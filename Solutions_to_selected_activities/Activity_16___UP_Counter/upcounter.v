==> flow/design.v <==
module upcounter(clk,out);
		input clk;
		output reg[N-1:0] out;
		parameter N=16;
			always @(posedge clk)
				out <= out+1;
endmodule
---- Step by step through the tools: upcounter ----
The steps from the RTL of upcounter to its reports follow in flow order.
Line numbers count from 1 in the design file above.
Operators carry their Yosys type and port widths (W data, S select, Z words).
The mark - stands for no value.
set-up
  design top .............................. upcounter
  clock port .............................. clk
  library ................................. sky130hd
  library corner .......................... tt_025C_1v80

---- After elaboration ----
Yosys after proc, flatten, opt, wreduce and memory -nomap, before mapping. Enables and synchronous resets that opt folds into registers are not counted as muxes. Memory bits, and registers merged into a memory's read port (data or address), are not among the register bits. Print and check cells are not counted. Equal cells are merged and count once.
cells by class
  $add $sub $neg .......................... 1
operator list
  operator                 number
  $add A16 B1 Y16 const B  1
word-level totals
  register bits ........................... 16

---- Logic depth ----
Longest topological path by Yosys (ltp), each cell counted once; first at word level (registers and memories cut), then after technology mapping (sequential cells cut; the memories' decode and read muxes count).
logic depth
  word-level depth ........................ 1
  ABC_AREA ................................ 0
  gate-level depth with buffers ........... 4

---- Netlist ----
Source: synth_stat.txt of the flow (Yosys; design flattened, memories mapped). It holds for the ABC_AREA given above (unset counts as 0); a run with the other value may have another netlist.
synthesis totals
  cell count .............................. 57
  chip area (Yosys) ....................... 621.8 µm²
  area of sequential cells ................ 320.3 µm²
  flip-flops .............................. 16
cell types
  cell type                 number  total area (µm²)
  sky130_fd_sc_hd__dfxtp_1  16      320.307
  sky130_fd_sc_hd__xor2_1   10      87.584
  sky130_fd_sc_hd__nor4_2   4       50.048
  sky130_fd_sc_hd__xnor2_1  4       35.034
  sky130_fd_sc_hd__nand3_1  5       25.024
  sky130_fd_sc_hd__nand4_4  1       21.27
  sky130_fd_sc_hd__nor3_1   4       20.019
  sky130_fd_sc_hd__nand2_1  4       15.014
  sky130_fd_sc_hd__ha_1     1       12.512
  sky130_fd_sc_hd__nand4_1  2       12.512
  sky130_fd_sc_hd__inv_1    3       11.261
  sky130_fd_sc_hd__nor2_1   3       11.261

---- Path before layout ----
Path of least setup slack by OpenSTA after synthesis, without wires, with an ideal clock, recovery checks aside; 20% of the period is set as input and as output delay. Where synthesis merged equal registers, the netlist keeps one of their names.
timing after synthesis
  path type ............................... reg2reg
  start point ............................. register out[2]
  end point ............................... register out[13]
  period .................................. 1.18 ns
  library setup time ...................... 0.072 ns
  arrival ................................. 1.151 ns
  path slack .............................. -0.043 ns
  delay of the path ....................... 1.223 ns
  stages .................................. 4
  buffers on the path ..................... 0
  period reached after synthesis .......... 1.223 ns
"delay of the path" is the arrival time less input delay plus setup time.
"stages" counts driving pins, that of a launching flip-flop among them; a cell with two outputs on the path counts twice.
"period reached after synthesis" = period - worst setup slack (recovery checks aside). The figure is calculated, with input and output delays left at 20% of the set period.
Between the ends stands the longest chain of elaborated cells between them, by number of cells; it is not shown to be the way that was timed. Of several equally long chains one is given.
A line is the first line of the expression or statement that the cell stems from. Yosys adds cells for indexed reads and writes and turns some case tables into memories.
between the ends, after synthesis
  cells stage by stage .................... sky130_fd_sc_hd__dfxtp_1 > sky130_fd_sc_hd__nand3_1 > sky130_fd_sc_hd__nor4_2 > sky130_fd_sc_hd__xor2_1
  length of the longest elaborated chain .. 1
  elaborated cells between the ends (all ways) .. 1
  those cells by class .................... add/sub (1)
RTL lines, path after synthesis
  what             line  RTL
  from (decl)      3     output reg[N-1:0] out;
  from (assign)    6     out <= out+1;
  $add A16 B1 Y16  6
  to (assign)      6
  to (decl)        3

---- Timing after layout ----
From the final timing report of flow run 1: the path of least setup slack in the routed layout; clock arrival at registers is part of the times.
timing after layout
  path type ............................... reg2reg
  start point ............................. register out[4]
  end point ............................... register out[12]
  period .................................. 1.05 ns
  library setup time ...................... 0.07 ns
  arrival ................................. 1.38 ns
  path slack .............................. -0.10 ns
  stages .................................. 4
  buffers on the path ..................... 0
Between the ends stands the longest chain of elaborated cells between them, by number of cells; it is not shown to be the way that was timed. Of several equally long chains one is given.
between the ends, after layout
  cells stage by stage .................... sky130_fd_sc_hd__dfxtp_4 > sky130_fd_sc_hd__nand4_4 > sky130_fd_sc_hd__nor4_4 > sky130_fd_sc_hd__xor2_1
  length of the longest elaborated chain .. 1
  elaborated cells between the ends (all ways) .. 1
  those cells by class .................... add/sub (1)
RTL lines, path after layout
  what             line  RTL
  from (decl)      3     output reg[N-1:0] out;
  from (assign)    6     out <= out+1;
  $add A16 B1 Y16  6
  to (assign)      6
  to (decl)        3

Add stored flow runs of upcounter

Measured data: module upcounter, platform sky130hd, 2 stored runs of the flow under differing settings, order arbitrary. Input and output delays are each 20% of the period that was set; the output load is 0.01 pF.
"achieved clock period (ns)": clock period set for the run, less the worst setup slack. It is reckoned from that one timing run; input and output delays stay at 20% of the period that was set.
By "worst setup path time (ns)" is meant the share of the clock period that the worst setup path is allowed (20% is reserved at inputs, 20% at outputs), minus its slack. Clock arrival times at its registers enter into it.
"finish__power__total": no workload was simulated; the value follows from the tool's default switching activity.

Flow files of flow run 1
==> flow/run.sh <==
#!/bin/bash
# the make line also repeats the synthesis and layout settings of config.mk as NAME=value (left out here)
make -C /OpenROAD-flow-scripts/flow DESIGN_CONFIG=/design/flow/config.mk WORK_HOME=/design/flow/orfs CLKGATE_MAP_FILE= finish
==> flow/config.mk <==
export PLATFORM = sky130hd
export DESIGN_NAME = upcounter
export DESIGN_NICKNAME = upcounter
export VERILOG_FILES = /design/flow/design.v
export SDC_FILE = /design/flow/constraint.sdc
export NUM_CORES = 4
export LEC_CHECK = 0
export CAP_MARGIN = 20
export CORE_MARGIN = 10
export CORE_UTILIZATION = 27
export CTS_CLUSTER_DIAMETER = 108
export GPL_TIMING_DRIVEN = 0
export PLACE_DENSITY = 0.76
export SLEW_MARGIN = 20
==> flow/constraint.sdc <==
create_clock -name core_clock -period 1.05 [get_ports {clk}]
set_input_delay 0.2100 -clock core_clock [delete_from_list [all_inputs] [get_ports {clk}]]
set_output_delay 0.2100 -clock core_clock [all_outputs]
set_load 0.01 [all_outputs]

report of flow run 1
yosys chip area after synthesis (um^2): 621.8
finish__design__die__area: 4622.6
finish__design__instance__area__stdcell: 1173.6
finish__design__instance__utilization: 0.5305
finish__timing__setup__ws: -0.105
finish__timing__setup__tns: -0.701
finish__timing__hold__ws: 0.458
finish__power__total: 9.844e-04
achieved clock period (ns): 1.155
worst setup path time (ns): 1.15
worst setup path kind: reg2reg

Flow files of flow run 2
==> flow/run.sh <==
#!/bin/bash
# the make line also repeats the synthesis and layout settings of config.mk as NAME=value (left out here)
make -C /OpenROAD-flow-scripts/flow DESIGN_CONFIG=/design/flow/config.mk WORK_HOME=/design/flow/orfs CLKGATE_MAP_FILE= finish
==> flow/config.mk <==
export PLATFORM = sky130hd
export DESIGN_NAME = upcounter
export DESIGN_NICKNAME = upcounter
export VERILOG_FILES = /design/flow/design.v
export SDC_FILE = /design/flow/constraint.sdc
export NUM_CORES = 4
export LEC_CHECK = 0
export CAP_MARGIN = 20
export CELL_PAD_IN_SITES_GLOBAL_PLACEMENT = 0
export CORE_MARGIN = 2
export CORE_UTILIZATION = 46
export PLACE_DENSITY_LB_ADDON = 0.17
export SETUP_SLACK_MARGIN = -0.21
export SLEW_MARGIN = 30
export TNS_END_PERCENT = 45
==> flow/constraint.sdc <==
create_clock -name core_clock -period 2.32 [get_ports {clk}]
set_input_delay 0.4640 -clock core_clock [delete_from_list [all_inputs] [get_ports {clk}]]
set_output_delay 0.4640 -clock core_clock [all_outputs]
set_load 0.01 [all_outputs]

report of flow run 2
yosys chip area after synthesis (um^2): 621.8
finish__design__die__area: 1661.8
finish__design__instance__area__stdcell: 823.3
finish__design__instance__utilization: 0.6407
finish__timing__setup__ws: 0.506
finish__timing__setup__tns: 0.000
finish__timing__hold__ws: 0.417
finish__power__total: 4.179e-04
achieved clock period (ns): 1.814
worst setup path time (ns): 1.35
worst setup path kind: reg2out
